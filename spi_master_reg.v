==> flow/design.v <==
`timescale 1 ms/ 1 ms
module spi_master_reg #(
  parameter [0:0] CPOL = 1,
  parameter [0:0] CPHA = 0,
  parameter [7:0] WIDTH = 24,
  parameter [2:0] PAUSE = 3,   
  parameter [0:0] BIDIR = 1,
  parameter [7:0] SWAP_DIR_BIT_NUM = 7,    
  parameter [0:0] SCLK_CONST = 0
)(
  input                  n_rst,
  input                  sys_clk,
  output                 sclk,
  input                  miso,
  output                 mosi,
  output                 n_cs,
  inout                  sdio,
  output                 io_update,
  input      [WIDTH-1:0] in_data,
  input                  in_ena,
  output reg             busy,
  output reg [WIDTH-1:0] miso_reg,
  output reg             miso_reg_ena,
  output     [7:0]       my_bit_cnt,
  output                 my_load_cond,
  output                 my_eoframe_cond,
  output     [2:0]       my_pause_cnt
);
reg [WIDTH-1:0] mosi_reg;
reg [7:0] bit_cnt;
reg [2:0] pause_cnt;
reg n_cs_neg;  
reg n_cs_pha;  
wire miso_int;
assign mosi_int = mosi_reg[WIDTH-1];
wire load_cond = !busy & in_ena;
wire eoframe_cond = (bit_cnt == WIDTH - 1'b1);
assign n_cs = n_cs_neg & n_cs_pha;
assign my_bit_cnt = bit_cnt;
assign my_load_cond = load_cond;
assign my_eoframe_cond = eoframe_cond;
assign my_pause_cnt = pause_cnt;
generate
  if(SCLK_CONST)
    assign sclk = CPOL ? !sys_clk : sys_clk;
  else
    assign sclk = n_cs_neg ? CPOL : (CPOL ? !sys_clk : sys_clk);
endgenerate
always @ (negedge sys_clk or negedge n_rst)
  if (!n_rst)
    n_cs_neg <= 1;
  else
    begin
    if (n_cs_neg)
      n_cs_neg <= !load_cond;
    else
      n_cs_neg <= eoframe_cond;
    end
generate
  if (CPOL == CPHA)
    begin
    always@(negedge sys_clk or negedge n_rst)
      if(!n_rst)
        begin
        bit_cnt <= 0;
        n_cs_pha <= 1;
        mosi_reg <= 0;
        pause_cnt <= 0;
        busy <= 0;
        end
      else
        begin
        if(!busy)
          busy <= in_ena;
        else
          busy <= !n_cs_pha | (pause_cnt != PAUSE - 1'b1);
        if(n_cs_pha)
          begin
          n_cs_pha <= !load_cond;
          bit_cnt <= 0;
          end
        else
          begin
          n_cs_pha <= eoframe_cond;
          bit_cnt <= bit_cnt + 1'b1;
          end
        if(load_cond)
          mosi_reg <= in_data;
        else
          mosi_reg <= mosi_reg << 1;
        if(eoframe_cond)
          pause_cnt <= 0;
        else if(pause_cnt != PAUSE - 1'b1)
          pause_cnt <= pause_cnt + 1'b1;
        end
    always@(posedge sys_clk or negedge n_rst)
      if(!n_rst)
        begin
        miso_reg <= 0;
        miso_reg_ena <= 0;
        end
      else
        begin
        if(!n_cs_pha)
          begin
          miso_reg[0] <= miso_int;
          miso_reg[WIDTH-1:1] <= miso_reg[WIDTH-2:0];
          end
        miso_reg_ena <= eoframe_cond;
        end
    end
  else   
    begin
    always@(posedge sys_clk or negedge n_rst)
      if(!n_rst)
        begin
        bit_cnt <= 0;
        n_cs_pha <= 1;
        mosi_reg <= 0;
        pause_cnt <= 0;
        busy <= 0;
        end
      else
        begin
        if(!busy)
          busy <= in_ena;
        else
          busy <= !n_cs_pha | (pause_cnt != PAUSE - 1'b1);
        if(n_cs_pha)
          begin
          n_cs_pha <= !load_cond;
          bit_cnt <= 0;
          end
        else
          begin
          n_cs_pha <= eoframe_cond;
          bit_cnt <= bit_cnt + 1'b1;
          end
        if(load_cond)
          mosi_reg <= in_data;
        else
          mosi_reg <= mosi_reg << 1;
        if(eoframe_cond)
          pause_cnt <= 0;
        else if(pause_cnt != PAUSE - 1'b1)
          pause_cnt <= pause_cnt + 1'b1;
        end
    always@(negedge sys_clk or negedge n_rst)
      if(!n_rst)
        begin
        miso_reg <= 0;
        miso_reg_ena <= 0;
        end
      else
        begin
        if(!n_cs_pha)
          begin
          miso_reg[0] <= miso_int;
          miso_reg[WIDTH-1:1] <= miso_reg[WIDTH-2:0];
          end
        miso_reg_ena <= eoframe_cond;
        end
    end
endgenerate
generate
  if (BIDIR)
    begin
    reg read;
    reg [7:0] z_cnt;
    reg io_update_reg;
    reg high_z;
    assign sdio = high_z ? 1'bz : mosi_int;
    assign miso_int = sdio;
    assign mosi = 0;
    assign io_update = io_update_reg;
    if (CPOL == CPHA)
      always @ (negedge sys_clk or negedge n_rst)
        if (!n_rst)
          begin
          z_cnt <= 0;
          read <= 0;
          io_update_reg <= 0;
          high_z <= 0;
          end
        else
          if (n_cs_pha)
            begin
            z_cnt <= 0;
            read <= 0;
            io_update_reg <= 0;
            high_z <= 0;
            end
          else
            begin
            z_cnt <= z_cnt + 1'b1;
            io_update_reg <= eoframe_cond & !read;
            if (z_cnt == 1'b0)
              read <= mosi_int;
            if ((z_cnt == SWAP_DIR_BIT_NUM) & read)
              high_z <= 1;
            end
    else
      always @ (posedge sys_clk or negedge n_rst)
        if (!n_rst)
          begin
          z_cnt <= 0;
          read <= 0;
          io_update_reg <= 0;
          high_z <= 0;
          end
        else
          if (n_cs_pha)
            begin
            z_cnt <= 0;
            read <= 0;
            io_update_reg <= 0;
            high_z <= 0;
            end
          else
            begin
            z_cnt <= z_cnt + 1'b1;
            io_update_reg <= eoframe_cond & !read;
            if (z_cnt == 1'b0)
              read <= mosi_int;
            if ((z_cnt == SWAP_DIR_BIT_NUM) & read)
              high_z <= 1;
            end
    end
  else
    begin
    assign mosi = mosi_int;
    assign miso_int = miso;
    assign io_update = 0;
    end
endgenerate
endmodule
From RTL to reports: spi_master_reg
What the tools print for spi_master_reg, step after step.
Lines are those of the file above, counted from 1.
Library cell names are shortened.
The mark n/a stands for no value.
Inputs
  design top: spi_master_reg
  clock input: sys_clk
  library: sky130hd
  timing corner: tt_025C_1v80

Word-level counts
Yosys after proc, flatten, opt, wreduce and memory -nomap, before mapping. Memory bits, and registers merged into a memory's read port (data or address), are not among the register bits. Print and check cells are not counted. Equal cells are merged and count once.
Cells by class
  add/sub/neg operators: 3
  equality and inequality tests: 3
  multiplexer cells: 15
  bitwise logic cells: 5
  reductions and logical operators: 9
Operators by type and width (count)
  two-way mux 24 bit: 1
  adder 8 x 1 -> 8 bit (second input constant): 2
  two-way mux 8 bit: 2
  two-way mux 1 bit: 10
  == test 8 x 3 -> 1 bit (second input constant): 1
  == test 8 x 5 -> 1 bit (second input constant): 1
  zero test 8 bit: 1
  nonzero test 2 bit: 3
  two-way mux 3 bit: 2
  zero test 1 bit: 5
  bitwise AND 1 bit: 4
  adder 3 x 1 -> 3 bit (second input constant): 1
  != test 3 x 2 -> 1 bit (second input constant): 1
  bitwise OR 1 bit: 1
Word-level totals
  register bits after elaboration: 74
  input bits: 28

Longest topological paths
Longest topological path by Yosys (ltp), each cell counted once; first at word level (registers and memories cut), then after technology mapping (sequential cells cut; the memories' decode and read muxes count).
Depth
  depth in word-level cells: 4
  ABC_AREA: 0
  depth in mapped cells: 5
  depth with buffers taken out: 5

Mapped cells and area
The flow's flattened synthesis, as Yosys stat reports it; memories are mapped. The netlist is that of the ABC_AREA named above (0 if unset); the other value can give another one.
Mapped netlist
  standard cells after synthesis: 212
  synthesis area: 2944.1 µm²
  area of sequential cells: 1829.3 µm²
  flip-flops: 73
Cell types
  dfrtp_1: count 46, area in all 1.15E+03 µm²
  dfrtn_1: count 25, area in all 625.6 µm²
  mux2_2: count 46, area in all 517.997 µm²
  ha_1: count 5, area in all 62.56 µm²
  dfstp_2: count 2, area in all 52.55 µm²
  nor2_1: count 12, area in all 45.043 µm²
  mux2i_1: count 4, area in all 40.038 µm²
  or3_1: count 6, area in all 37.536 µm²
  nand3_1: count 7, area in all 35.034 µm²
  xor2_1: count 4, area in all 35.034 µm²
  a21oi_1: count 6, area in all 30.029 µm²
  o21ai_0: count 6, area in all 30.029 µm²
  clkbuf_8: count 2, area in all 27.526 µm²
  xnor2_1: count 3, area in all 26.275 µm²
  nand2b_1: count 4, area in all 25.024 µm²
  buf_6: count 2, area in all 22.522 µm²
  nand2_1: count 6, area in all 22.522 µm²
  or4b_1: count 2, area in all 20.019 µm²
Other cell types: 14; their cells: 24.

Subject: flow runs of spi_master_reg

Hi,

Design spi_master_reg on sky130hd. What follows are 2 stored runs of the flow, each under its own settings; their order means nothing. The constraints put input and output delay at 20% of the set period each and load the outputs with 0.01 pF.
By "finish__power__total" is meant OpenSTA's value without simulated activity: inputs other than the clock are taken to toggle once in ten clock periods, and the tool carries that through the logic.

Flow files of entry A
==> flow/run.sh <==
#!/bin/bash
# the make line also repeats the synthesis and layout settings of config.mk as NAME=value (left out here)
make -C /OpenROAD-flow-scripts/flow DESIGN_CONFIG=/design/flow/config.mk WORK_HOME=/design/flow/orfs CLKGATE_MAP_FILE= finish
==> flow/config.mk <==
export PLATFORM = sky130hd
export DESIGN_NAME = spi_master_reg
export DESIGN_NICKNAME = spi_master_reg
export VERILOG_FILES = /design/flow/design.v
export SDC_FILE = /design/flow/constraint.sdc
export NUM_CORES = 4
export LEC_CHECK = 0
export ABC_AREA = 0
export CAP_MARGIN = 40
export CELL_PAD_IN_SITES_GLOBAL_PLACEMENT = 0
export CORE_MARGIN = 4
export CORE_UTILIZATION = 48
export CTS_CLUSTER_SIZE = 25
export GPL_ROUTABILITY_DRIVEN = 1
export MIN_ROUTING_LAYER = met1
export PLACE_DENSITY_LB_ADDON = 0.24
export SETUP_SLACK_MARGIN = 0.29
export SLEW_MARGIN = 0
export TNS_END_PERCENT = 90
==> flow/constraint.sdc <==
create_clock -name core_clock -period 2.53 [get_ports {sys_clk}]
set_input_delay 0.5060 -clock core_clock [delete_from_list [all_inputs] [get_ports {sys_clk}]]
set_output_delay 0.5060 -clock core_clock [all_outputs]
set_load 0.01 [all_outputs]

report of entry A
yosys chip area after synthesis (um^2): 2944.1
finish__design__die__area: 7450.3
finish__design__instance__area__stdcell: 4593.2
finish__design__instance__utilization: 0.7758
finish__timing__setup__ws: -0.486
finish__timing__setup__tns: -7.461
finish__timing__hold__ws: 0.186
finish__power__total: 5.834e-03

Flow files of entry B
==> flow/run.sh <==
#!/bin/bash
# the make line also repeats the synthesis and layout settings of config.mk as NAME=value (left out here)
make -C /OpenROAD-flow-scripts/flow DESIGN_CONFIG=/design/flow/config.mk WORK_HOME=/design/flow/orfs CLKGATE_MAP_FILE= finish
==> flow/config.mk <==
export PLATFORM = sky130hd
export DESIGN_NAME = spi_master_reg
export DESIGN_NICKNAME = spi_master_reg
export VERILOG_FILES = /design/flow/design.v
export SDC_FILE = /design/flow/constraint.sdc
export NUM_CORES = 4
export LEC_CHECK = 0
export CAP_MARGIN = 20
export CELL_PAD_IN_SITES_DETAIL_PLACEMENT = 0
export CELL_PAD_IN_SITES_GLOBAL_PLACEMENT = 3
export CORE_MARGIN = 10
export CORE_UTILIZATION = 65
export GPL_ROUTABILITY_DRIVEN = 0
export MIN_ROUTING_LAYER = met1
export PLACE_DENSITY_LB_ADDON = 0.02
export SETUP_SLACK_MARGIN = -0.27
export SLEW_MARGIN = 30
export TNS_END_PERCENT = 20
==> flow/constraint.sdc <==
create_clock -name core_clock -period 4.15 [get_ports {sys_clk}]
set_input_delay 0.8300 -clock core_clock [delete_from_list [all_inputs] [get_ports {sys_clk}]]
set_output_delay 0.8300 -clock core_clock [all_outputs]
set_load 0.01 [all_outputs]

report of entry B: did not finish, place, FLW-0024

Regards
